==> flow/design.v <==
module ip_rgb2lms
    #(
         parameter   CIIW       = 8,              
         parameter   CIPW       = 0,              
         parameter   COIW       = 8,              
         parameter   COPW       = 4,              
         parameter   CIW        = CIIW + CIPW,
         parameter   COW        = COIW + COPW
     )
(
output            [COW-1:0]   o_data_l,                      
output            [COW-1:0]   o_data_m,                     
output            [COW-1:0]   o_data_s,                    
output reg                    o_hstr,
output reg                    o_hend,
output reg                    o_href,
input             [CIW-1:0]   i_data_r,                       
input             [CIW-1:0]   i_data_g,                       
input             [CIW-1:0]   i_data_b,                       
input                         i_hstr,
input                         i_hend,
input                         i_href,
input                         clk,
input                         rst_n
);
localparam [4:0]              SHIFT_BIT = (12 +CIPW -COPW);
localparam [COW:0]            MAX_NUM   = (2**COW);
wire         [10 + CIW:0]     r_x1688;
wire         [11 + CIW:0]     g_x2197;
wire         [7  + CIW:0]     b_x211;
wire         [12 + CIW:0]     l_x4096;
wire         [12 + CIW-COW:0] l_x4096_rnd;
reg          [COW :0]         l_x4096_sft;
wire         [COW :0]         l_x4096_sft_nxt;
wire         [COW-1:0]        o_data_l;
wire         [9  + CIW:0]     r_x868;
wire         [11 + CIW:0]     g_x2788;
wire         [9  + CIW:0]     b_x440;
wire         [12 + CIW:0]     m_x4096;
wire         [12 + CIW-COW:0] m_x4096_rnd;
reg          [COW :0]         m_x4096_sft;
wire         [COW :0]         m_x4096_sft_nxt;
wire         [COW-1 :0]       o_data_m;
wire         [8  + CIW:0]     r_x362;
wire         [10 + CIW:0]     g_x1154;
wire         [11 + CIW:0]     b_x2580;
wire         [12 + CIW:0]     s_x4096;
wire         [12 + CIW-COW:0] s_x4096_rnd;
reg          [COW :0]         s_x4096_sft;
wire         [COW :0]         s_x4096_sft_nxt;
wire         [COW-1:0]        o_data_s;
assign  r_x1688           = (i_data_r <<10) + (i_data_r <<9) + (i_data_r <<7) + (i_data_r <<4) + (i_data_r <<3);
assign  g_x2197           = (i_data_g <<11) + (i_data_g <<7) + (i_data_g <<4) + (i_data_g <<2) + (i_data_g <<0);
assign  b_x211            = (i_data_b <<7)  + (i_data_b <<6) + (i_data_b <<4) + (i_data_b <<1) + (i_data_b <<0);
assign  l_x4096           = r_x1688 + g_x2197 + b_x211;
assign  l_x4096_rnd       = {1'b1,{(SHIFT_BIT -1){1'b0}}};
assign  l_x4096_sft_nxt   = (l_x4096) + (l_x4096_rnd)>>> SHIFT_BIT;
assign  o_data_l          = l_x4096_sft | {COW{l_x4096_sft[COW]}};
assign  r_x868            = (i_data_r <<9)  + (i_data_r <<8) + (i_data_r <<6) + (i_data_r <<5) + (i_data_r <<2);
assign  g_x2788           = (i_data_g <<11) + (i_data_g <<9) + (i_data_g <<8) - (i_data_g <<5) + (i_data_g <<2);
assign  b_x440            = (i_data_b <<9)  - (i_data_b <<6) - (i_data_b <<3) ;
assign  m_x4096           = r_x868 + g_x2788 + b_x440;
assign  m_x4096_rnd       = {1'b1,{(SHIFT_BIT -1){1'b0}}};
assign  m_x4096_sft_nxt   = (m_x4096) + (m_x4096_rnd)>>> SHIFT_BIT;
assign  o_data_m          = m_x4096_sft | {COW{m_x4096_sft[COW]}};
assign  r_x362            = (i_data_r <<8)  + (i_data_r <<6) + (i_data_r <<5) + (i_data_r <<3) + (i_data_r <<1);
assign  g_x1154           = (i_data_g <<10) + (i_data_g <<7) + (i_data_g <<1);
assign  b_x2580           = (i_data_b <<11) + (i_data_b <<9) + (i_data_b <<4) + (i_data_b <<2);
assign  s_x4096           = r_x362 + g_x1154 + b_x2580;
assign  s_x4096_rnd       = {1'b1,{(SHIFT_BIT -1){1'b0}}};
assign  s_x4096_sft_nxt   = (s_x4096) + (s_x4096_rnd)>>> SHIFT_BIT;
assign  o_data_s          = s_x4096_sft | {COW{s_x4096_sft[COW]}};
always@(posedge clk or negedge rst_n)begin
    if (!rst_n) begin
        l_x4096_sft      <= 0;
        m_x4096_sft      <= 0;
        s_x4096_sft      <= 0;
        o_hstr           <= 0;
        o_hend           <= 0;
        o_href           <= 0;
    end
    else begin
        l_x4096_sft      <= l_x4096_sft_nxt;
        m_x4096_sft      <= m_x4096_sft_nxt;
        s_x4096_sft      <= s_x4096_sft_nxt;
        o_hstr           <= i_hstr;
        o_hend           <= i_hend;
        o_href           <= i_href;
    end
end
endmodule
* Reports on ip_rgb2lms
Tool output for the design above, in the order of the flow.
Lines are those of the file above, counted from 1.
Cell names lack the library's common part.
The mark - stands for no value.
- Design top :: ip_rgb2lms
- Clock port :: clk
- Cell library :: sky130hd
- Timing corner :: tt_025C_1v80

* Word level
Source: Yosys, flattened and elaborated, memories not mapped. Widths are those after wreduce; folded enables and synchronous resets count as part of the registers. Registers that Yosys merges into a memory's read port (data or address) are not register bits. Print and check cells do not count. Equal cells are merged and count once.
- Add/subtract/negate cells :: 40
- Bitwise operators :: 3
** Operators with widths (count)
- 21-bit by 8-bit adder with 21-bit output with constant B :: 3
- 20-bit by 10-bit adder with 20-bit output :: 3
- 19-bit by 17-bit adder with 20-bit output :: 2
- 20-bit by 12-bit adder with 20-bit output :: 2
- 12-bit bitwise OR :: 3
- 18-bit by 20-bit adder with 21-bit output :: 1
- 19-bit by 20-bit adder with 21-bit output :: 1
- 20-bit by 20-bit adder with 21-bit output :: 1
- 21-bit by 16-bit adder with 21-bit output :: 1
- 21-bit by 18-bit adder with 21-bit output :: 1
- 17-bit by 19-bit adder with 20-bit output :: 1
- 19-bit by 15-bit adder with 20-bit output :: 1
- 20-bit by 13-bit subtractor with 20-bit output :: 1
- 20-bit by 16-bit adder with 20-bit output :: 1
- 20-bit by 8-bit adder with 20-bit output :: 1
- 18-bit by 15-bit adder with 19-bit output :: 1
- 18-bit by 17-bit adder with 19-bit output :: 1
- 19-bit by 11-bit adder with 19-bit output :: 1
- 19-bit by 12-bit adder with 19-bit output :: 1
- 19-bit by 15-bit adder with 19-bit output :: 1
- 19-bit by 9-bit adder with 19-bit output :: 1
- 17-bit by 14-bit subtractor with 18-bit output :: 1
- 17-bit by 16-bit adder with 18-bit output :: 1
- 18-bit by 10-bit adder with 18-bit output :: 1
- 18-bit by 11-bit subtractor with 18-bit output :: 1
- 18-bit by 13-bit adder with 18-bit output :: 1
- 18-bit by 14-bit adder with 18-bit output :: 1
- 16-bit by 14-bit adder with 17-bit output :: 1
Other operator kinds: 7; their cells: 7.
- Output and inout bits :: 39
- Register bits :: 42
- Bits of input ports :: 29

* Logic depth
Longest topological path by Yosys (ltp), each cell counted once; first at word level (registers and memories cut), then after technology mapping (sequential cells cut; the memories' decode and read muxes count).
- Depth after elaboration :: 7
- ABC_AREA :: 0
- Gate-level depth with buffers :: 25
- Gate-level depth less buffers :: 25

* After synthesis
Yosys stat after the flow's synthesis: flattened, memories mapped to cells. It holds for the ABC_AREA given above (unset counts as 0); a run with the other value may have another netlist.
Totals and module areas in this step are rounded.
- Standard cells after synthesis :: 912
- Buffers :: 4
- Flip-flops :: 42
- Mapped area :: 9900 um2
** Cell types
- fa_1 :: count 192, total area 3.84E+03 um2
- ha_1 :: count 180, total area 2252.16 um2
- dfrtp_1 :: count 42, total area 1.05E+03 um2
- inv_1 :: count 151, total area 566.794 um2
- xnor2_1 :: count 39, total area 341.578 um2
- or2_2 :: count 37, total area 231.472 um2
- a21oi_1 :: count 39, total area 195.187 um2
- nor2_1 :: count 38, total area 142.637 um2
- xor2_1 :: count 14, total area 122.618 um2
- nand2_1 :: count 28, total area 105.101 um2
- a21o_1 :: count 13, total area 97.594 um2
- o21a_1 :: count 13, total area 97.594 um2
- o21ai_0 :: count 18, total area 90.086 um2
- o21ai_1 :: count 14, total area 70.067 um2
- nand2b_1 :: count 10, total area 62.56 um2
- a211oi_1 :: count 8, total area 60.058 um2
- nor3_1 :: count 12, total area 60.058 um2
- nor2b_1 :: count 9, total area 56.304 um2
Other cell types: 29; their cells: 55.

* Path before layout
OpenSTA on the mapped netlist: ideal clock, no wires. The path of least setup slack (recovery checks aside). Input and output delay are each 20% of the period. Register names are those of the netlist, which keeps one name where synthesis merged equal registers.
- Path kind :: input to register
- From :: input port i_data_g[4]
- To :: register m_x4096_sft[12]
- Clock period :: 9.48 ns
- Stages on the path :: 21
- Path delay :: 5.380 ns
- Arrival :: 7.196 ns
- Slack :: 2.204 ns
- Data required time :: 9.400 ns
- Synthesis period reached :: 7.276 ns
"path delay" is the arrival time less input delay plus setup time.
"stages on the path": output pins that drive a net of the path, with the launching flip-flop's if there is one; two outputs of one cell count as two.
"synthesis period reached" is the clock period less the worst setup slack; recovery checks do not enter. This is arithmetic on one report: input and output delays are still those of the set period (20% each).
The rows between start and end are the longest chain of elaborated cells between them; the timing report does not say that the signal goes this way. Where chains are equally long, one stands for them.
Each line given opens the expression or statement behind the cell; cells for indexed reads and writes are added by Yosys, which also makes memories of some case tables.
- Cells stage by stage :: inv_1 -> fa_1 -> fa_1 -> ha_1 -> or2_2 -> a311o_1 -> a211o_1 -> a21o_1 -> a21oi_2 -> xnor2_1 -> fa_1 -> inv_1 -> fa_1 -> inv_1 -> ha_1 -> ha_1 -> ha_1 -> o21ai_1 -> o221ai_1 -> o31ai_1 -> xnor2_1
- Cells in the longest elaborated chain :: 7
- Elaborated cells on any way between the ends :: 7
- Source lines of those cells :: 3
** RTL lines, path after synthesis
- start: declaration :: line 18 : input             [CIW-1:0]   i_data_g,
- 19-bit by 17-bit adder with 20-bit output :: line 60 : assign  g_x2788           = (i_data_g <<11) + (i_data_g <<9) + (i_data_g <<8) - (i_data_g <<5) + (i_data_g <<2 ...
- 20-bit by 16-bit adder with 20-bit output :: line 60
- 20-bit by 13-bit subtractor with 20-bit output :: line 60
- 20-bit by 10-bit adder with 20-bit output :: line 60
- 18-bit by 20-bit adder with 21-bit output :: line 62 : assign  m_x4096           = r_x868 + g_x2788 + b_x440;
- 21-bit by 18-bit adder with 21-bit output :: line 62
- 21-bit by 8-bit adder with 21-bit output :: line 64 : assign  m_x4096_sft_nxt   = (m_x4096) + (m_x4096_rnd)>>> SHIFT_BIT;
- end: assignment :: line 76 : m_x4096_sft      <= 0;
- end: assignment :: line 84 : m_x4096_sft      <= m_x4096_sft_nxt;
- end: declaration :: line 41 : reg          [COW :0]         m_x4096_sft;

* Path in the finished layout
From the final timing report of stored run 1: the path of least setup slack in the routed layout; clock arrival at registers is part of the times.
- Path kind :: input to register
- From :: input port i_data_g[7]
- To :: register m_x4096_sft[12]
- Data required time :: 10.03 ns
- Stages on the path :: 25
- Arrival :: 8.33 ns
- Slack :: 1.70 ns
- Clock period :: 9.79 ns
The rows between start and end are the longest chain of elaborated cells between them; the timing report does not say that the signal goes this way. Where chains are equally long, one stands for them.
- Cells stage by stage :: clkdlybuf4s50_1 -> buf_6 -> inv_1 -> fa_1 -> inv_1 -> fa_1 -> inv_1 -> ha_1 -> nand2_1 -> o21ai_0 -> or3_1 -> o21ai_0 -> xor2_1 -> fa_1 -> fa_1 -> inv_1 -> fa_1 -> ha_1 -> ha_1 -> a21oi_1 -> o21ai_0 -> o21ai_1 -> o221ai_1 -> o31ai_1 -> xnor2_1
- Cells in the longest elaborated chain :: 7
- Elaborated cells on any way between the ends :: 7
- Source lines of those cells :: 3
** RTL lines, path post-layout
- start: declaration :: line 18 : input             [CIW-1:0]   i_data_g,
- 19-bit by 17-bit adder with 20-bit output :: line 60 : assign  g_x2788           = (i_data_g <<11) + (i_data_g <<9) + (i_data_g <<8) - (i_data_g <<5) + (i_data_g <<2 ...
- 20-bit by 16-bit adder with 20-bit output :: line 60
- 20-bit by 13-bit subtractor with 20-bit output :: line 60
- 20-bit by 10-bit adder with 20-bit output :: line 60
- 18-bit by 20-bit adder with 21-bit output :: line 62 : assign  m_x4096           = r_x868 + g_x2788 + b_x440;
- 21-bit by 18-bit adder with 21-bit output :: line 62
- 21-bit by 8-bit adder with 21-bit output :: line 64 : assign  m_x4096_sft_nxt   = (m_x4096) + (m_x4096_rnd)>>> SHIFT_BIT;
- end: assignment :: line 76 : m_x4096_sft      <= 0;
- end: assignment :: line 84 : m_x4096_sft      <= m_x4096_sft_nxt;
- end: declaration :: line 41 : reg          [COW :0]         m_x4096_sft;

Data sheet: physical implementation of ip_rgb2lms

Top module ip_rgb2lms; platform sky130hd; tools Yosys and OpenROAD; 2 stored runs in no particular order. Input and output delays are each 20% of the period that was set; the output load is 0.01 pF.
By "reached clock period" is meant the clock period of the run minus its worst setup slack. This is arithmetic on one report: input and output delays are still those of the set period (20% each).
The measured numbers are rounded.

** Stored run 1
- Settings :: period_ns=9.79; CORE_UTILIZATION=25; SETUP_SLACK_MARGIN=1.29; PLACE_DENSITY=0.69; CORE_ASPECT_RATIO=0.85; TNS_END_PERCENT=25; CTS_CLUSTER_SIZE=10; CAP_MARGIN=20; CORE_MARGIN=2; SLEW_MARGIN=20
- Netlist area reported by Yosys :: 9900 um2
- Total die area :: 41000 um2
- Standard-cell area of the final layout :: 11000 um2
- Setup slack of the critical path :: 1.7 ns
- Setup total negative slack :: 0.000 ns
- Reached clock period :: 8.092 ns

** Stored run 2
- Settings :: period_ns=11.0; CORE_UTILIZATION=35; PLACE_DENSITY=0.8; CORE_MARGIN=8; CELL_PAD_IN_SITES_DETAIL_PLACEMENT=1; TNS_END_PERCENT=40; CTS_CLUSTER_SIZE=98; CAP_MARGIN=20; SLEW_MARGIN=20
- Netlist area reported by Yosys :: 9900 um2
- Total die area :: 34000 um2
- Standard-cell area of the final layout :: 11000 um2
- Setup slack of the critical path :: 1.8 ns
- Setup total negative slack :: 0.000 ns
- Reached clock period :: 9.210 ns
