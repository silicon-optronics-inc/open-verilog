==> flow/design.v <==
module ip_oklab2lms 
   #(
    parameter CIIW_L    = 3,                 
    parameter CIPW_L    = 10,                
    parameter CIIW_AB   = 2,                 
    parameter CIPW_AB   = 11,                
    parameter CIW_LAB   = 3,                 
    parameter CPW_LAB   = 12,                
    parameter CIW_L     = CIIW_L + CIPW_L,
    parameter CIW_AB    = CIIW_AB + CIPW_AB,
    parameter CIW_STG_1 = 6,                 
    parameter CPW_STG_1 = 8,                 
    parameter COIW      = 8,                 
    parameter COPW      = 6,                 
    parameter COW       = COIW + COPW
    )
(
output reg   [COW-1:0]    o_data_l,
output reg   [COW-1:0]    o_data_m,
output reg   [COW-1:0]    o_data_s,
output                    o_hstr,
output                    o_hend,
output                    o_href,
input        [CIW_L-1:0]  i_data_l,
input signed [CIW_AB-1:0] i_data_a_sgn,
input signed [CIW_AB-1:0] i_data_b_sgn,
input                     i_hstr,
input                     i_hend,
input                     i_href,
input                     clk,
input                     rst_n
);
localparam [4:0]    CW_LAB    = CIW_LAB + CPW_LAB;     
localparam [4:0]    SHIFT_BIT = (11 + 11 -CPW_LAB);    
localparam [4:0]    CW_STG_1  = CIW_STG_1 + CPW_STG_1; 
localparam [COW:0]  MAX_NUM   = (2**COW);
localparam [3:0]    DEL_NUM   = 4;
localparam [3:0]    DEL_TOL   = (DEL_NUM)*3-1;
wire        [3:0]                    shift_bit_l;
wire        [3:0]                    shift_bit_ab;
wire        [11+11+CIIW_L  : 0]      l_x2048;        
wire signed [10+11+CIIW_AB : 0]      a_x812_sgn;
wire signed [9 +11+CIIW_AB : 0]      b_x442_sgn;
wire        [12+11+CIIW_AB : 0]      l_x2048_o;
wire        [11+11-CPW_LAB-1:0]      l_x2048_o_rnd;
reg         [CW_LAB :0]              l_x2048_o_sft;
wire        [CW_LAB :0]              l_x2048_o_sft_nxt;
wire signed [8 +11+CIIW_AB : 0]      a_x216_sgn;
wire signed [8 +11+CIIW_AB : 0]      b_x131_sgn;
wire        [12+11+CIIW_AB : 0]      m_x2048;
wire        [11+11-CPW_LAB-1:0]      m_x2048_rnd;
reg         [CW_LAB :0]              m_x2048_sft;
wire        [CW_LAB :0]              m_x2048_sft_nxt;
wire signed [8 +11+CIIW_AB : 0]      a_x183_sgn;
wire signed [12+11+CIIW_AB : 0]      b_x2645_sgn;
wire        [13+11+CIIW_AB : 0]      s_x2048;
wire        [11+11-CPW_LAB-1:0]      s_x2048_rnd;
reg         [CW_LAB :0]              s_x2048_sft;
wire        [CW_LAB :0]              s_x2048_sft_nxt;
wire        [CPW_LAB*2-1 :0]         stg_1_rnd;
wire        [CPW_STG_1+CPW_LAB-1 :0] stg_2_rnd;
wire        [CW_LAB-1 :0]            l_mul_stg_0_nxt;
wire        [CW_LAB-1 :0]            m_mul_stg_0_nxt;
wire        [CW_LAB-1 :0]            s_mul_stg_0_nxt;
reg         [CW_LAB-1 :0]            l_mul_stg_0;
reg         [CW_LAB-1 :0]            m_mul_stg_0;
reg         [CW_LAB-1 :0]            s_mul_stg_0;
reg         [CW_LAB-1 :0]            l_mul_stg_0_q;
reg         [CW_LAB-1 :0]            m_mul_stg_0_q;
reg         [CW_LAB-1 :0]            s_mul_stg_0_q;
wire        [CW_LAB+CW_LAB-1 :0]     l_mul_stg_1;
wire        [CW_LAB+CW_LAB-1 :0]     m_mul_stg_1;
wire        [CW_LAB+CW_LAB-1 :0]     s_mul_stg_1;
reg         [CW_STG_1-1 :0]          l_mul_stg_1_pt;  
reg         [CW_STG_1-1 :0]          m_mul_stg_1_pt;  
reg         [CW_STG_1-1 :0]          s_mul_stg_1_pt;  
wire        [CW_STG_1-1 :0]          l_mul_stg_1_pt_nxt;  
wire        [CW_STG_1-1 :0]          m_mul_stg_1_pt_nxt;  
wire        [CW_STG_1-1 :0]          s_mul_stg_1_pt_nxt;  
wire        [CW_STG_1 +CW_LAB-1 :0]  l_mul_stg_2; 
wire        [CW_STG_1 +CW_LAB-1 :0]  m_mul_stg_2; 
wire        [CW_STG_1 +CW_LAB-1 :0]  s_mul_stg_2; 
wire        [COW-1 :0]               o_data_l_nxt;  
wire        [COW-1 :0]               o_data_m_nxt;  
wire        [COW-1 :0]               o_data_s_nxt;  
reg         [DEL_TOL:0]              out_que;
wire        [DEL_TOL:0]              out_que_nxt;
assign x2048_rnd           = 1'b1 << (SHIFT_BIT -1);
assign shift_bit_l         = 11 - CIPW_L;
assign shift_bit_ab        = 11 - CIPW_AB;
assign  l_x2048            = (i_data_l <<(11 +shift_bit_l));
assign  a_x812_sgn         = (i_data_a_sgn <<(9 +shift_bit_ab)) + (i_data_a_sgn <<(8 +shift_bit_ab)) + (i_data_a_sgn <<(5 +shift_bit_ab)) + 
                             (i_data_a_sgn <<(3 +shift_bit_ab)) + (i_data_a_sgn <<(2 +shift_bit_ab));
assign  b_x442_sgn         = (i_data_b_sgn <<(8 +shift_bit_ab)) + (i_data_b_sgn <<(7 +shift_bit_ab)) + (i_data_b_sgn <<(5 +shift_bit_ab)) + 
                             (i_data_b_sgn <<(4 +shift_bit_ab)) + (i_data_b_sgn <<(3 +shift_bit_ab)) + (i_data_b_sgn <<(1 +shift_bit_ab));
assign  l_x2048_o          = $signed(l_x2048) + $signed(a_x812_sgn) + $signed(b_x442_sgn);
assign  l_x2048_o_rnd      = {1'b1,{(SHIFT_BIT -1){1'b0}}};
assign  l_x2048_o_sft_nxt  = (l_x2048_o) + (l_x2048_o_rnd)>>> SHIFT_BIT;
assign  l_mul_stg_0_nxt    = l_x2048_o_sft | {CW_LAB{l_x2048_o_sft[CW_LAB]}};
assign  a_x216_sgn         = (i_data_a_sgn <<(7 +shift_bit_ab)) + (i_data_a_sgn <<(6 +shift_bit_ab)) + (i_data_a_sgn <<(4 +shift_bit_ab)) + (i_data_a_sgn <<(3 +shift_bit_ab));
assign  b_x131_sgn         = (i_data_b_sgn <<(7 +shift_bit_ab)) + (i_data_b_sgn <<(1 +shift_bit_ab)) + (i_data_b_sgn <<(shift_bit_ab)) ;
assign  m_x2048            = $signed(l_x2048) - $signed(a_x216_sgn) - $signed(b_x131_sgn);
assign  m_x2048_rnd        = {1'b1,{(SHIFT_BIT -1){1'b0}}};
assign  m_x2048_sft_nxt    = (m_x2048) + (m_x2048_rnd)>>> SHIFT_BIT;
assign  m_mul_stg_0_nxt    = m_x2048_sft | {CW_LAB{m_x2048_sft[CW_LAB]}};
assign  a_x183_sgn         = (i_data_a_sgn <<(7 +shift_bit_ab)) + (i_data_a_sgn <<(5 +shift_bit_ab)) + (i_data_a_sgn <<(4 +shift_bit_ab)) +
                             (i_data_a_sgn <<(2 +shift_bit_ab)) + (i_data_a_sgn <<(1 +shift_bit_ab)) + (i_data_a_sgn <<(shift_bit_ab));
assign  b_x2645_sgn        = (i_data_b_sgn <<(11 +shift_bit_ab))+ (i_data_b_sgn <<(9 +shift_bit_ab)) + (i_data_b_sgn <<(6 +shift_bit_ab)) +
                             (i_data_b_sgn <<(4 +shift_bit_ab)) + (i_data_b_sgn <<(2 +shift_bit_ab)) + (i_data_b_sgn <<(shift_bit_ab));
assign  s_x2048            = $signed(l_x2048) - $signed(a_x183_sgn) - $signed(b_x2645_sgn);
assign  s_x2048_rnd        = {1'b1,{(SHIFT_BIT -1){1'b0}}};
assign  s_x2048_sft_nxt    = (s_x2048) + (s_x2048_rnd)>>> SHIFT_BIT;
assign  s_mul_stg_0_nxt    = s_x2048_sft | {CW_LAB{s_x2048_sft[CW_LAB]}};
assign stg_1_rnd           = 1'b1 << (CPW_LAB*2-CPW_STG_1-1);
assign stg_2_rnd           = 1'b1 << (CPW_STG_1+CPW_LAB-COPW-1);
assign l_mul_stg_1         = l_mul_stg_0 * l_mul_stg_0 + stg_1_rnd; 
assign l_mul_stg_1_pt_nxt  = l_mul_stg_1[CW_LAB+CW_LAB-1 -: CW_STG_1];  
assign l_mul_stg_2         = l_mul_stg_1_pt * l_mul_stg_0_q + stg_2_rnd;      
assign o_data_l_nxt        = l_mul_stg_2[CW_STG_1 +CW_LAB-2 -: COW];    
assign m_mul_stg_1         = m_mul_stg_0 * m_mul_stg_0 + stg_1_rnd; 
assign m_mul_stg_1_pt_nxt  = m_mul_stg_1[CW_LAB+CW_LAB-1 -: CW_STG_1];  
assign m_mul_stg_2         = m_mul_stg_1_pt * m_mul_stg_0_q + stg_2_rnd;
assign o_data_m_nxt        = m_mul_stg_2[CW_STG_1 +CW_LAB-2 -: COW];    
assign s_mul_stg_1         = s_mul_stg_0 * s_mul_stg_0 + stg_1_rnd; 
assign s_mul_stg_1_pt_nxt  = s_mul_stg_1[CW_LAB+CW_LAB-1 -: CW_STG_1];  
assign s_mul_stg_2         = s_mul_stg_1_pt * s_mul_stg_0_q + stg_2_rnd; 
assign o_data_s_nxt        = s_mul_stg_2[CW_STG_1 +CW_LAB-2 -: COW];    
assign out_que_nxt         = {out_que[DEL_TOL:0] , i_hstr,i_href,i_hend};
assign o_hstr              = out_que[DEL_TOL];
assign o_href              = out_que[DEL_TOL-1];
assign o_hend              = out_que[DEL_TOL-2];
always@(posedge clk or negedge rst_n)begin
    if (!rst_n) begin
        l_x2048_o_sft  <= 0;
        m_x2048_sft    <= 0;
        s_x2048_sft    <= 0;
        l_mul_stg_0    <= 0;
        m_mul_stg_0    <= 0;
        s_mul_stg_0    <= 0;
        l_mul_stg_0_q  <= 0;
        m_mul_stg_0_q  <= 0;
        s_mul_stg_0_q  <= 0;    
        l_mul_stg_1_pt <= 0;
        m_mul_stg_1_pt <= 0;
        s_mul_stg_1_pt <= 0;
        o_data_l       <= 0;
        o_data_m       <= 0;
        o_data_s       <= 0;
        out_que        <= 0;
    end
    else begin
        l_x2048_o_sft  <= l_x2048_o_sft_nxt;
        m_x2048_sft    <= m_x2048_sft_nxt;
        s_x2048_sft    <= s_x2048_sft_nxt;
        l_mul_stg_0    <= l_mul_stg_0_nxt;
        m_mul_stg_0    <= m_mul_stg_0_nxt;
        s_mul_stg_0    <= s_mul_stg_0_nxt;
        l_mul_stg_0_q  <= l_mul_stg_0;
        m_mul_stg_0_q  <= m_mul_stg_0;
        s_mul_stg_0_q  <= s_mul_stg_0; 
        l_mul_stg_1_pt <= l_mul_stg_1_pt_nxt;
        m_mul_stg_1_pt <= m_mul_stg_1_pt_nxt;
        s_mul_stg_1_pt <= s_mul_stg_1_pt_nxt;
        o_data_l       <= o_data_l_nxt;
        o_data_m       <= o_data_m_nxt;
        o_data_s       <= o_data_s_nxt;
        out_que        <= out_que_nxt;
    end
end
endmodule
=== Tool chain data of ip_oklab2lms ===
Tool output for the design above, in the order of the flow.
Line numbers count from 1 in the design file above.
Operators carry their Yosys type and port widths (W data, S select, Z words).
Cell names lack the library's common part.
The mark n/a stands for no value.

* Top: ip_oklab2lms
* Clock input: clk
* Standard-cell library: sky130hd
* Corner: tt_025C_1v80

=== Word level ===
Counts by Yosys on the flattened word-level netlist (proc, flatten, opt, wreduce; memories kept). Register bits leave out memories and registers merged into their read ports (data or address); mux counts leave out enables and synchronous resets folded into registers. Print and check cells are left out. Cells with the same type and inputs are merged into one.

* Add/subtract/negate cells: 39
* Multiply operators: 6
* Bitwise logic cells: 3

{| class="wikitable"
|+ Operator list
! cell !! number
|-
| $mul A15 B15 Y30 || 3
|-
| $mul A14 B15 Y28 || 3
|-
| $add A30 B16 Y30 const B || 3
|-
| $add A28 B14 Y28 const B || 3
|-
| $add A26 B10 Y26 const B || 3
|-
| $sub A26 B22 Y26 || 3
|-
| $or A15 B15 Y15 || 3
|-
| $add A21 B17 Y22 || 2
|-
| $add A25 B19 Y26 || 1
|-
| $add A26 B13 Y26 || 1
|-
| $add A26 B15 Y26 || 1
|-
| $add A26 B17 Y26 || 1
|-
| $add A26 B23 Y26 || 1
|-
| $add A26 B24 Y26 || 1
|-
| $sub A26 B26 Y26 || 1
|-
| $add A24 B22 Y25 || 1
|-
| $add A23 B18 Y24 || 1
|-
| $add A24 B15 Y24 || 1
|-
| $add A24 B16 Y24 || 1
|-
| $add A22 B18 Y23 || 1
|-
| $add A22 B21 Y23 || 1
|-
| $add A23 B14 Y23 || 1
|-
| $add A23 B16 Y23 || 1
|-
| $add A23 B17 Y23 || 1
|-
| $add A21 B13 Y22 || 1
|-
| $add A21 B20 Y22 || 1
|-
| $add A22 B13 Y22 || 1
|-
| $add A22 B14 Y22 || 1
|}

Not listed: further kinds 5, cells in them 5.

* Register bits after elaboration: 234
* Bits of input ports: 44
* Output and inout port bits: 45
* Cells after elaboration: 64

=== Logic depth ===
Depth = most cells in a row (Yosys ltp): at word level without a register or memory, in the mapped netlist without a sequential cell, where the memories' decode and read muxes count.

* Depth in word-level cells: 8
* ABC_AREA: 0
* Gate-level depth with buffers: 26
* Depth with buffers taken out: 24

=== Mapped cells and area ===
Yosys stat after the flow's synthesis: flattened, memories mapped to cells. It holds for the ABC_AREA given above (unset counts as 0); a run with the other value may have another netlist.

* Mapped cells: 5710
* Mapped area: 56504.2 sq um
* Sequential area: 5855.6 sq um
* Mapped flip-flops: 234
* Buffer cells: 140

{| class="wikitable"
|+ Cell types
! cell !! number !! area in all (sq um)
|-
| fa_1 || 1206 || 2.41E+04
|-
| ha_1 || 792 || 9.91E+03
|-
| inv_1 || 1605 || 6.02E+03
|-
| dfrtp_1 || 234 || 5.86E+03
|-
| and2_1 || 459 || 2.87E+03
|-
| nand2_1 || 505 || 1.9E+03
|-
| xnor2_1 || 131 || 1147.35
|-
| xor2_1 || 68 || 595.571
|-
| clkbuf_1 || 140 || 525.504
|-
| a21o_1 || 53 || 397.882
|-
| a21oi_1 || 78 || 390.374
|-
| or2_2 || 53 || 331.568
|-
| nor2_1 || 84 || 315.302
|-
| nor2b_1 || 34 || 212.704
|-
| o21ai_0 || 42 || 210.202
|-
| o21bai_1 || 20 || 150.144
|-
| a31oi_1 || 17 || 106.352
|-
| nand3_1 || 21 || 105.101
|}

Other cell types: 47; their cells: 168.

=== Timing after synthesis ===
Path of least setup slack by OpenSTA after synthesis, without wires, with an ideal clock, recovery checks aside; 20% of the period is set as input and as output delay. Where synthesis merged equal registers, the netlist keeps one of their names.

* Path type: input port to flip-flop
* Start: in i_data_a_sgn[12]
* End: reg s_x2048_sft[15]
* Clock period: 8.07 ns
* External input delay: 1.614 ns
* Library setup time: 0.080 ns
* Time at the first pin: 1.614 ns
* Data arrival time: 6.891 ns
* Data required time: 7.990 ns
* Setup slack: 1.099 ns
* Path delay: 5.357 ns
* Stages: 18
* Path buffers: 0
* Synthesis period reached: 6.971 ns

"path delay" is the arrival time less input delay plus setup time.
"stages": output pins that drive a net of the path, with the launching flip-flop's if there is one; two outputs of one cell count as two.
"synthesis period reached" is the clock period less the worst setup slack; recovery checks do not enter. This is arithmetic on one report: input and output delays are still those of the set period (20% each).
The rows between start and end are the longest chain of elaborated cells between them; the timing report does not say that the signal goes this way. Where chains are equally long, one stands for them.
A line is the first line of the expression or statement that the cell stems from. Yosys adds cells for indexed reads and writes and turns some case tables into memories.

* Cells stage by stage: inv_1 -> fa_1 -> fa_1 -> fa_1 -> fa_1 -> inv_1 -> fa_1 -> inv_1 -> ha_1 -> a21o_1 -> a21o_1 -> and2_1 -> a311oi_4 -> o21ai_2 -> a211oi_4 -> o21ai_2 -> a311oi_2 -> xnor2_1
* Length of the longest elaborated chain: 8
* Elaborated cells on any way between the ends: 8
* Source lines of those cells: 3
* Classes of those cells: add/sub: 8

{| class="wikitable"
|+ Ends and longest elaborated chain, after synthesis
! element !! RTL line !! RTL
|-
| from (decl) || 25 || <nowiki>input signed [CIW_AB-1:0] i_data_a_sgn,</nowiki>
|-
| $add A20 B18 Y21 || 106 || <nowiki>assign  a_x183_sgn         = (i_data_a_sgn <<(7 +shift_bit_ab)) + (i_data_a_sgn <<(5 +shift_bit_ab)) + (i_data ...</nowiki>
|-
| $add A21 B17 Y22 || 106 ||
|-
| $add A22 B15 Y22 || 106 ||
|-
| $add A22 B14 Y22 || 106 ||
|-
| $add A22 B13 Y22 || 106 ||
|-
| $sub A26 B22 Y26 || 110 || <nowiki>assign  s_x2048            = $signed(l_x2048) - $signed(a_x183_sgn) - $signed(b_x2645_sgn);</nowiki>
|-
| $sub A26 B26 Y26 || 110 ||
|-
| $add A26 B10 Y26 || 112 || <nowiki>assign  s_x2048_sft_nxt    = (s_x2048) + (s_x2048_rnd)>>> SHIFT_BIT;</nowiki>
|-
| to (assign) || 136 || <nowiki>s_x2048_sft    <= 0;</nowiki>
|-
| to (assign) || 154 || <nowiki>s_x2048_sft    <= s_x2048_sft_nxt;</nowiki>
|-
| to (decl) || 58 || <nowiki>reg         [CW_LAB :0]              s_x2048_sft;</nowiki>
|}

=== Timing after layout ===
From the final timing report of run A: the path of least setup slack in the routed layout; clock arrival at registers is part of the times.

* Path type: flip-flop to flip-flop
* Start: reg l_mul_stg_0[4]
* End: reg l_mul_stg_1_pt[8]
* Clock period: 5.71 ns
* Library setup time: 0.11 ns
* Time at the first pin: 0.60 ns
* Data arrival time: 6.53 ns
* Data required time: 6.19 ns
* Setup slack: -0.34 ns
* Stages: 27
* Path buffers: 2

The rows between start and end are the longest chain of elaborated cells between them; the timing report does not say that the signal goes this way. Where chains are equally long, one stands for them.

* Cells stage by stage: dfrtp_2 -> buf_6 -> nand2_4 -> inv_2 -> fa_1 -> inv_2 -> fa_1 -> inv_1 -> fa_1 -> inv_1 -> fa_1 -> inv_1 -> fa_1 -> inv_1 -> fa_1 -> inv_2 -> ha_4 -> a21o_1 -> nand2_2 -> a21oi_4 -> o31a_1 -> a41o_1 -> a311o_1 -> buf_4 -> a21o_1 -> a211oi_2 -> nor2_1
* Length of the longest elaborated chain: 2
* Elaborated cells on any way between the ends: 2
* Source lines of those cells: 1
* Classes of those cells: add/sub: 1; mul: 1

{| class="wikitable"
|+ Ends and longest elaborated chain, after layout
! element !! RTL line !! RTL
|-
| from (decl) || 65 || <nowiki>reg         [CW_LAB-1 :0]            l_mul_stg_0;</nowiki>
|-
| from (assign) || 137 || <nowiki>l_mul_stg_0    <= 0;</nowiki>
|-
| from (assign) || 155 || <nowiki>l_mul_stg_0    <= l_mul_stg_0_nxt;</nowiki>
|-
| $mul A15 B15 Y30 || 116 || <nowiki>assign l_mul_stg_1         = l_mul_stg_0 * l_mul_stg_0 + stg_1_rnd;</nowiki>
|-
| $add A30 B16 Y30 || 116 ||
|-
| to (assign) || 143 || <nowiki>l_mul_stg_1_pt <= 0;</nowiki>
|-
| to (assign) || 161 || <nowiki>l_mul_stg_1_pt <= l_mul_stg_1_pt_nxt;</nowiki>
|-
| to (decl) || 74 || <nowiki>reg         [CW_STG_1-1 :0]          l_mul_stg_1_pt;</nowiki>
|}

==> results <==
Stored flow runs of ip_oklab2lms (2 of them; Yosys, OpenROAD, sky130hd). They differ in their settings and are not a sequence. Constraints: input delay and output delay 20% of the set period each, output load 0.01 pF.
"achieved period" = clock period - worst setup slack. The figure is calculated, with input and output delays left at 20% of the set period.
"time used up by the worst setup path" means the part of the period allowed to the worst setup path (the constraints hold back 20% at inputs and 20% at outputs) less its slack; where the path has registers, the arrival times of their clocks count too.

=== Run A ===
{| class="wikitable"
! Setting !! Value
|-
| period_ns || 5.71
|-
| CORE_UTILIZATION || 36
|-
| PLACE_DENSITY || 0.41
|-
| CORE_ASPECT_RATIO || 1.41
|-
| CORE_MARGIN || 9
|-
| TNS_END_PERCENT || 55
|-
| GPL_ROUTABILITY_DRIVEN || 1
|-
| CTS_CLUSTER_SIZE || 68
|-
| SLEW_MARGIN || 20
|-
| CAP_MARGIN || 20
|-
! Result !! Value
|-
| Synthesized cell area || 56504.2 sq um
|-
| Die footprint || 171753.0 sq um
|-
| Std-cell area (final layout) || 68764.7 sq um
|-
| Utilization after routing || 0.441
|-
| Worst setup slack after layout || -0.340 ns
|-
| Setup total negative slack || -6.446 ns
|-
| Final worst hold slack || 0.347 ns
|-
| Achieved period || 6.050 ns
|-
| Time used up by the worst setup path || 6.05 ns
|-
| Class of the worst setup path || flip-flop to flip-flop
|}

=== Run B ===
{| class="wikitable"
! Setting !! Value
|-
| period_ns || 6.59
|-
| CORE_UTILIZATION || 47
|-
| SETUP_SLACK_MARGIN || 1.32
|-
| PLACE_DENSITY_LB_ADDON || 0.24
|-
| CORE_ASPECT_RATIO || 0.84
|-
| CORE_MARGIN || 5
|-
| CELL_PAD_IN_SITES_GLOBAL_PLACEMENT || 1
|-
| CELL_PAD_IN_SITES_DETAIL_PLACEMENT || 1
|-
| GPL_TIMING_DRIVEN || 1
|-
| GPL_ROUTABILITY_DRIVEN || 1
|-
| MIN_ROUTING_LAYER || met2
|-
| CAP_MARGIN || 20
|-
| SLEW_MARGIN || 20
|-
! Result !! Value
|-
| Synthesized cell area || 56504.2 sq um
|-
| Die footprint || 127284.0 sq um
|-
| Std-cell area (final layout) || 67402.1 sq um
|-
| Utilization after routing || 0.565
|-
| Worst setup slack after layout || 0.344 ns
|-
| Setup total negative slack || 0.000 ns
|-
| Final worst hold slack || 0.348 ns
|-
| Achieved period || 6.246 ns
|-
| Time used up by the worst setup path || 6.25 ns
|-
| Class of the worst setup path || flip-flop to flip-flop
|}
