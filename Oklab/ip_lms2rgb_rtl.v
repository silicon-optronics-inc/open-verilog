==> flow/design.v <==
module ip_lms2rgb 
   #(
    parameter CIIW    = 8,                
    parameter CIPW    = 6,                
    parameter COIW    = 8,                
    parameter COPW    = 0,                
    parameter CIW     = CIIW + CIPW,
    parameter COW     = COIW + COPW
    )
(
output    [COW-1:0]         o_data_r,
output    [COW-1:0]         o_data_g,
output    [COW-1:0]         o_data_b,
output                      o_hstr,
output                      o_hend,
output                      o_href,
input     [CIW-1:0]         i_data_l,
input     [CIW-1:0]         i_data_m,
input     [CIW-1:0]         i_data_s,
input                       i_hstr,
input                       i_hend,
input                       i_href,
input                       clk,
input                       rst_n
);
localparam [4:0]            SHIFT_BIT = (11 +CIPW -COPW);  
localparam [COW:0]          MAX_NUM   = (2**COW);
localparam [3:0]            DEL_NUM   = 3;
localparam [3:0]            DEL_TOL   = (DEL_NUM)*3-1;
reg    [CIW-1:0]            i_data_l_dly;
reg    [CIW-1:0]            i_data_m_dly;
reg    [CIW-1:0]            i_data_s_dly;
reg                         i_hstr_dly;
reg                         i_hend_dly;
reg                         i_href_dly;
reg    [13 + CIW : 0]       l_x8349_stg_1;
reg    [13 + CIW : 0]       m_x6774_stg_1;
reg    [9  + CIW : 0]       s_x473_stg_1;
wire   [13 + CIW : 0]       l_x8349_stg_1_nxt;
wire   [13 + CIW : 0]       m_x6774_stg_1_nxt;
wire   [9  + CIW : 0]       s_x473_stg_1_nxt;
wire   [13 + CIW : 0]       l_x8349_stg_2;
wire   [13 + CIW : 0]       m_x6774_stg_2;
wire   [9  + CIW : 0]       s_x473_stg_2;
reg    [14 + CIW : 0]       r_x2048;
wire   [14 + CIW : 0]       r_x2048_nxt;
wire   [11 +CIPW -COPW-1:0] r_x2048_rnd;
reg    [COW    : 0]         r_x2048_sft;
wire   [COW    : 0]         r_x2048_sft_nxt;
wire   [COW -1 : 0]         o_data_r_nxt;
reg    [11 + CIW : 0]       l_x2598_stg_1;
reg    [12 + CIW : 0]       m_x5345_stg_1;
reg    [9  + CIW : 0]       s_x699_stg_1;
wire   [11 + CIW : 0]       l_x2598_stg_1_nxt;
wire   [12 + CIW : 0]       m_x5345_stg_1_nxt;
wire   [9  + CIW : 0]       s_x699_stg_1_nxt;
wire   [11 + CIW : 0]       l_x2598_stg_2;
wire   [12 + CIW : 0]       m_x5345_stg_2;
wire   [9  + CIW : 0]       s_x699_stg_2;
reg    [13 + CIW : 0]       g_x2048;
wire   [13 + CIW : 0]       g_x2048_nxt;
wire   [11 +CIPW -COPW-1:0] g_x2048_rnd;
reg    [COW    : 0]         g_x2048_sft;
wire   [COW    : 0]         g_x2048_sft_nxt;
wire   [COW -1 : 0]         o_data_g_nxt;
reg    [10 + CIW : 0]       m_x1441_stg_1;
reg    [12 + CIW : 0]       s_x3497_stg_1;
reg    [3  + CIW : 0]       l_x9_stg_1;
wire   [10 + CIW : 0]       m_x1441_stg_1_nxt;
wire   [12 + CIW : 0]       s_x3497_stg_1_nxt;
wire   [3  + CIW : 0]       l_x9_stg_1_nxt;
wire   [10 + CIW : 0]       m_x1441_stg_2;
wire   [12 + CIW : 0]       s_x3497_stg_2;
wire   [3  + CIW : 0]       l_x9_stg_2;
reg    [13 + CIW : 0]       b_x2048;
wire   [13 + CIW : 0]       b_x2048_nxt;
wire   [11 +CIPW -COPW-1:0] b_x2048_rnd;
reg    [COW    : 0]         b_x2048_sft;
wire   [COW    : 0]         b_x2048_sft_nxt;
wire   [COW -1 : 0]         o_data_b_nxt;
reg    [DEL_TOL:0]          out_que;
wire   [DEL_TOL:0]          out_que_nxt;
assign  l_x8349_stg_1_nxt  = (i_data_l << 13);  
assign  m_x6774_stg_1_nxt  = (i_data_m << 13);
assign  s_x473_stg_1_nxt   = (i_data_s << 9);
assign  l_x8349_stg_2      = l_x8349_stg_1 + (i_data_l_dly << 7)  + (i_data_l_dly << 5) - (i_data_l_dly << 1) - (i_data_l_dly << 0);
assign  m_x6774_stg_2      = m_x6774_stg_1 - (i_data_m_dly << 10) - (i_data_m_dly << 8) - (i_data_m_dly << 7) - (i_data_m_dly << 3) - (i_data_m_dly << 1);
assign  s_x473_stg_2       = s_x473_stg_1  - (i_data_s_dly << 5)  - (i_data_s_dly << 2) - (i_data_s_dly << 1) - (i_data_s_dly << 0);
assign  r_x2048_nxt        = l_x8349_stg_2 - m_x6774_stg_2 + s_x473_stg_2;
assign  r_x2048_rnd        = {1'b1,{(SHIFT_BIT -1){1'b0}}};
assign  r_x2048_sft_nxt    = ((r_x2048) + (r_x2048_rnd)>>> SHIFT_BIT);
assign  o_data_r           = r_x2048_sft | {COW{r_x2048_sft[COW]}};
assign  l_x2598_stg_1_nxt  = (i_data_l << 11);
assign  m_x5345_stg_1_nxt  = (i_data_m << 12);
assign  s_x699_stg_1_nxt   = (i_data_s << 9);
assign  l_x2598_stg_2      = l_x2598_stg_1 + (i_data_l_dly << 9)  + (i_data_l_dly << 5) + (i_data_l_dly << 2) + (i_data_l_dly << 1);
assign  m_x5345_stg_2      = m_x5345_stg_1 + (i_data_m_dly << 10) + (i_data_m_dly << 7) + (i_data_m_dly << 6) + (i_data_m_dly << 5) + (i_data_m_dly << 0);
assign  s_x699_stg_2       = s_x699_stg_1  + (i_data_s_dly << 7)  + (i_data_s_dly << 6) - (i_data_s_dly << 2) - (i_data_s_dly << 0);
assign  g_x2048_nxt        = -l_x2598_stg_2 + m_x5345_stg_2 - s_x699_stg_2;
assign  g_x2048_rnd        = {1'b1,{(SHIFT_BIT -1){1'b0}}};
assign  g_x2048_sft_nxt    = ((g_x2048) + (g_x2048_rnd)>>> SHIFT_BIT);
assign  o_data_g           = g_x2048_sft | {COW{g_x2048_sft[COW]}};
assign  l_x9_stg_1_nxt     = (i_data_l << 3)  + (i_data_l << 0);
assign  m_x1441_stg_1_nxt  = (i_data_m << 10);
assign  s_x3497_stg_1_nxt  = (i_data_s << 12);
assign  l_x9_stg_2         = l_x9_stg_1;
assign  m_x1441_stg_2      = m_x1441_stg_1 + (i_data_m_dly << 8) + (i_data_m_dly << 7) + (i_data_m_dly << 5) + (i_data_m_dly << 0);
assign  s_x3497_stg_2      = s_x3497_stg_1 - (i_data_s_dly << 9) - (i_data_s_dly << 6) - (i_data_s_dly << 4) - (i_data_s_dly << 3) + (i_data_s_dly << 0);
assign  b_x2048_nxt        = -l_x9_stg_2 - m_x1441_stg_2 + s_x3497_stg_2;
assign  b_x2048_rnd        = {1'b1,{(SHIFT_BIT -1){1'b0}}};
assign  b_x2048_sft_nxt    = ((b_x2048) + (b_x2048_rnd)>>> SHIFT_BIT);
assign  o_data_b           = b_x2048_sft | {COW{b_x2048_sft[COW]}};
assign out_que_nxt         = {out_que[DEL_TOL:0] , i_hstr,i_href,i_hend};
assign o_hstr              = out_que[DEL_TOL];
assign o_href              = out_que[DEL_TOL-1];
assign o_hend              = out_que[DEL_TOL-2];
always@(posedge clk or negedge rst_n)begin
    if (!rst_n) begin
        i_data_l_dly  <= 0;
        i_data_m_dly  <= 0;
        i_data_s_dly  <= 0;
        r_x2048       <= 0;
        g_x2048       <= 0;
        b_x2048       <= 0;
        b_x2048_sft   <= 0;
        g_x2048_sft   <= 0;
        r_x2048_sft   <= 0;
        l_x8349_stg_1 <= 0;
        m_x6774_stg_1 <= 0;
        s_x473_stg_1  <= 0;
        l_x2598_stg_1 <= 0;
        m_x5345_stg_1 <= 0;
        s_x699_stg_1  <= 0;
        l_x9_stg_1    <= 0;
        m_x1441_stg_1 <= 0;
        s_x3497_stg_1 <= 0;
        out_que       <= 0;
    end
    else begin
        i_data_l_dly  <= i_data_l;
        i_data_m_dly  <= i_data_m;
        i_data_s_dly  <= i_data_s;
        r_x2048       <= r_x2048_nxt;
        g_x2048       <= g_x2048_nxt;
        b_x2048       <= b_x2048_nxt;
        b_x2048_sft   <= b_x2048_sft_nxt;
        g_x2048_sft   <= g_x2048_sft_nxt;
        r_x2048_sft   <= r_x2048_sft_nxt;
        l_x8349_stg_1 <= l_x8349_stg_1_nxt;
        m_x6774_stg_1 <= m_x6774_stg_1_nxt;
        s_x473_stg_1  <= s_x473_stg_1_nxt ;
        l_x2598_stg_1 <= l_x2598_stg_1_nxt;
        m_x5345_stg_1 <= m_x5345_stg_1_nxt;
        s_x699_stg_1  <= s_x699_stg_1_nxt ;
        l_x9_stg_1    <= l_x9_stg_1_nxt;
        m_x1441_stg_1 <= m_x1441_stg_1_nxt;
        s_x3497_stg_1 <= s_x3497_stg_1_nxt;
        out_que       <= out_que_nxt;
    end
end
endmodule
== Reports on ip_lms2rgb ==
What the tools print for ip_lms2rgb, step after step.
Lines are those of the file above, counted from 1.
Operators carry their Yosys type and port widths (W data, S select, Z words).
Library cell names are shortened.
The mark n/a stands for no value.
Design
  design top: ip_lms2rgb
  clock: clk
  cell library: sky130hd
  corner: tt_025C_1v80

== Word level ==
Source: Yosys, flattened and elaborated, memories not mapped. Widths are those after wreduce; folded enables and synchronous resets count as part of the registers. Registers that Yosys merges into a memory's read port (data or address) are not register bits. Print and check cells do not count.
Storage and ports
  output and inout bits: 27
  bits in registers: 216
  input port bits: 47
Cells by class
  add/subtract/negate cells: 47
  bitwise logic cells: 3
Operator list (number)
  $add A26 B17 Y26 const B: 3
  $add A26 B19 Y26: 3
  $add A26 B14 Y26: 2
  $sub A26 B15 Y26: 2
  $sub A26 B17 Y26: 2
  $add A26 B21 Y26: 2
  $add A26 B24 Y26: 2
  $sub A26 B24 Y26: 2
  $add A26 B26 Y26: 2
  $sub A24 B14 Y24: 2
  $sub A24 B16 Y24: 2
  $neg A18 Y26: 1
  $add A25 B23 Y26: 1
  $sub A26 B14 Y26: 1
  $add A26 B15 Y26: 1
  $add A26 B16 Y26: 1
  $sub A26 B18 Y26: 1
  $add A26 B20 Y26: 1
  $sub A26 B20 Y26: 1
  $sub A26 B21 Y26: 1
  $sub A26 B22 Y26: 1
  $sub A26 B23 Y26: 1
  $sub A26 B25 Y26: 1
  $sub A26 B26 Y26: 1
  $neg A26 Y26: 1
  $add A24 B22 Y25: 1
  $add A25 B14 Y25: 1
  $add A25 B19 Y25: 1
Other operator kinds: 7; their cells: 9.

== Logic depth ==
Yosys ltp: most cells in a row. Word level: on the elaborated netlist, between registers, memories and ports. Mapped: between sequential cells and ports; inverters and the memories' decode and read muxes count.
Depth
  word-level depth: 7
  ABC_AREA: 0
  depth in mapped cells: 33
  depth with buffers taken out: 33

== Synthesis result ==
Source: synth_stat.txt of the flow (Yosys; design flattened, memories mapped). It holds for the ABC_AREA given above (unset counts as 0); a run with the other value may have another netlist.
Totals and module areas in this step are rounded.
Cell types
  fa_1: number 441, area in all 8.83E+03 um2
  ha_1: number 335, area in all 4191.52 um2
  dfrtp_1: number 123, area in all 3.08E+03 um2
  inv_1: number 634, area in all 2.38E+03 um2
  xnor2_1: number 74, area in all 648.122 um2
  a21oi_1: number 49, area in all 245.235 um2
  xor2_1: number 28, area in all 245.235 um2
  nor2_1: number 57, area in all 213.955 um2
  nand3_1: number 37, area in all 185.178 um2
  or2_2: number 28, area in all 175.168 um2
  a21o_1: number 21, area in all 157.651 um2
  o21ai_0: number 26, area in all 130.125 um2
  and3_1: number 14, area in all 87.584 um2
  nand2_1: number 22, area in all 82.579 um2
  o21a_1: number 10, area in all 75.072 um2
  nor3_1: number 13, area in all 65.062 um2
  a211oi_1: number 8, area in all 60.058 um2
  nor2b_1: number 9, area in all 56.304 um2
Not listed: further types 43, cells in them 75.
Synthesis totals
  cell count: 2004
  buffers: 1
  sequential area: 3078 um2
  synthesis area: 21550 um2
  mapped flip-flops: 123

== Worst setup path after synthesis ==
Path of least setup slack by OpenSTA after synthesis, without wires, with an ideal clock, recovery checks aside; 20% of the period is set as input and as output delay. Where synthesis merged equal registers, the netlist keeps one of their names.
Timing path after synthesis
  path kind: register to register
  start point: register i_data_s_dly[7]
  end point: register r_x2048[25]
  delay of the path: 8.223 ns
  arrival time: 8.144 ns
  slack: 3.577 ns
  library setup time: 0.079 ns
  data required time: 11.721 ns
  clock period: 11.8 ns
  driving pins on the path: 30
  synthesis period reached: 8.223 ns
"delay of the path" is the arrival time less input delay plus setup time.
"driving pins on the path": output pins that drive a net of the path, with the launching flip-flop's if there is one; two outputs of one cell count as two.
"synthesis period reached" is the clock period less the worst setup slack; recovery checks do not enter. This is arithmetic on one report: input and output delays are still those of the set period (20% each).
The rows between start and end are the longest chain of elaborated cells between them; the timing report does not say that the signal goes this way. Where chains are equally long, one stands for them.
A line is the first line of the expression or statement that the cell stems from. Yosys adds cells for indexed reads and writes and turns some case tables into memories.
Between the ends, after synthesis
  path through: dfrtp_1 -> inv_1 -> fa_1 -> inv_1 -> fa_1 -> inv_1 -> fa_1 -> ha_1 -> a21o_1 -> a21oi_1 -> a21oi_1 -> nand3b_1 -> o31ai_1 -> xor2_1 -> fa_1 -> fa_1 -> fa_1 -> inv_1 -> fa_1 -> inv_1 -> fa_1 -> inv_1 -> ha_1 -> and3_1 -> a32o_1 -> a21oi_1 -> a311oi_2 -> a211o_1 -> a21oi_1 -> xor2_1
  cells in the longest elaborated chain: 5
RTL lines, path after synthesis
  from (decl): line 32  | reg    [CIW-1:0]            i_data_s_dly;
  from (assign): line 121  | i_data_s_dly  <= 0;
  from (assign): line 142  | i_data_s_dly  <= i_data_s;
  $sub A23 B19 Y24: line 88  | assign  s_x473_stg_2       = s_x473_stg_1  - (i_data_s_dly << 5)  - (i_data_s_dly << 2) - (i_data_s_dly << 1) ...
  $sub A24 B16 Y24: line 88
  $sub A24 B15 Y24: line 88
  $sub A24 B14 Y24: line 88
  $add A26 B24 Y26: line 89  | assign  r_x2048_nxt        = l_x8349_stg_2 - m_x6774_stg_2 + s_x473_stg_2;
  to (assign): line 122  | r_x2048       <= 0;
  to (assign): line 143  | r_x2048       <= r_x2048_nxt;

== Timing after layout ==
From the final timing report of flow run A: the path of least setup slack in the routed layout; clock arrival at registers is part of the times.
Timing path after layout
  path kind: register to register
  start point: register i_data_s_dly[6]
  end point: register r_x2048[25]
  library setup time: 0.08 ns
  slack: 0.42 ns
  data required time: 9.65 ns
  arrival time: 9.22 ns
  clock period: 9.26 ns
  driving pins on the path: 29
The rows between start and end are the longest chain of elaborated cells between them; the timing report does not say that the signal goes this way. Where chains are equally long, one stands for them.
Between the ends, after layout
  path through: dfrtp_2 -> buf_16 -> inv_1 -> fa_1 -> fa_1 -> fa_1 -> ha_1 -> a21o_1 -> a21oi_2 -> a21oi_1 -> nand3b_1 -> o31ai_1 -> xor2_1 -> fa_1 -> fa_1 -> fa_1 -> inv_1 -> fa_1 -> inv_1 -> fa_1 -> inv_1 -> ha_1 -> and3_1 -> a32o_1 -> a21oi_2 -> a311oi_2 -> a211o_1 -> a21oi_1 -> xor2_1
  cells in the longest elaborated chain: 5
RTL lines, path after layout
  from (decl): line 32  | reg    [CIW-1:0]            i_data_s_dly;
  from (assign): line 121  | i_data_s_dly  <= 0;
  from (assign): line 142  | i_data_s_dly  <= i_data_s;
  $sub A23 B19 Y24: line 88  | assign  s_x473_stg_2       = s_x473_stg_1  - (i_data_s_dly << 5)  - (i_data_s_dly << 2) - (i_data_s_dly << 1) ...
  $sub A24 B16 Y24: line 88
  $sub A24 B15 Y24: line 88
  $sub A24 B14 Y24: line 88
  $add A26 B24 Y26: line 89  | assign  r_x2048_nxt        = l_x8349_stg_2 - m_x6774_stg_2 + s_x473_stg_2;
  to (assign): line 122  | r_x2048       <= 0;
  to (assign): line 143  | r_x2048       <= r_x2048_nxt;

Measured results for ip_lms2rgb: 2 stored runs of the Yosys and OpenROAD flow on sky130hd. The settings differ; the order carries no meaning. The constraints put input and output delay at 20% of the set period each and load the outputs with 0.01 pF.
By "period reached" is meant the clock period of the run minus its worst setup slack. This is arithmetic on one report: input and output delays are still those of the set period (20% each).
Results are given in rounded form.

==> flow run A: settings <==
{ "period_ns": 9.26, "CORE_UTILIZATION": 42, "PLACE_DENSITY_LB_ADDON": 0.25, "CELL_PAD_IN_SITES_GLOBAL_PLACEMENT": 2, "CELL_PAD_IN_SITES_DETAIL_PLACEMENT": 1, "GPL_TIMING_DRIVEN": 0, "CTS_CLUSTER_SIZE": 20, "SLEW_MARGIN": 0, "MAX_ROUTING_LAYER": "met4", "CAP_MARGIN": 20, "CORE_MARGIN": 2 }
==> flow run A: results <==
Yosys chip area after synthesis: 21550 um2
die area: 53130 um2
final utilization: 48.3%
worst setup slack after layout: 0.423 ns
period reached: 8.837 ns

==> flow run B: settings <==
{ "period_ns": 8.58, "CORE_UTILIZATION": 38, "SETUP_SLACK_MARGIN": -0.35, "PLACE_DENSITY": 0.38, "CORE_MARGIN": 2, "CELL_PAD_IN_SITES_GLOBAL_PLACEMENT": 0, "GPL_TIMING_DRIVEN": 1, "CTS_CLUSTER_SIZE": 21, "CAP_MARGIN": 10, "SLEW_MARGIN": 5, "MIN_ROUTING_LAYER": "met1" }
==> flow run B: results <==
Yosys chip area after synthesis: 21550 um2
die area: 58630 um2
final utilization: 43.2%
worst setup slack after layout: 0.103 ns
period reached: 8.477 ns
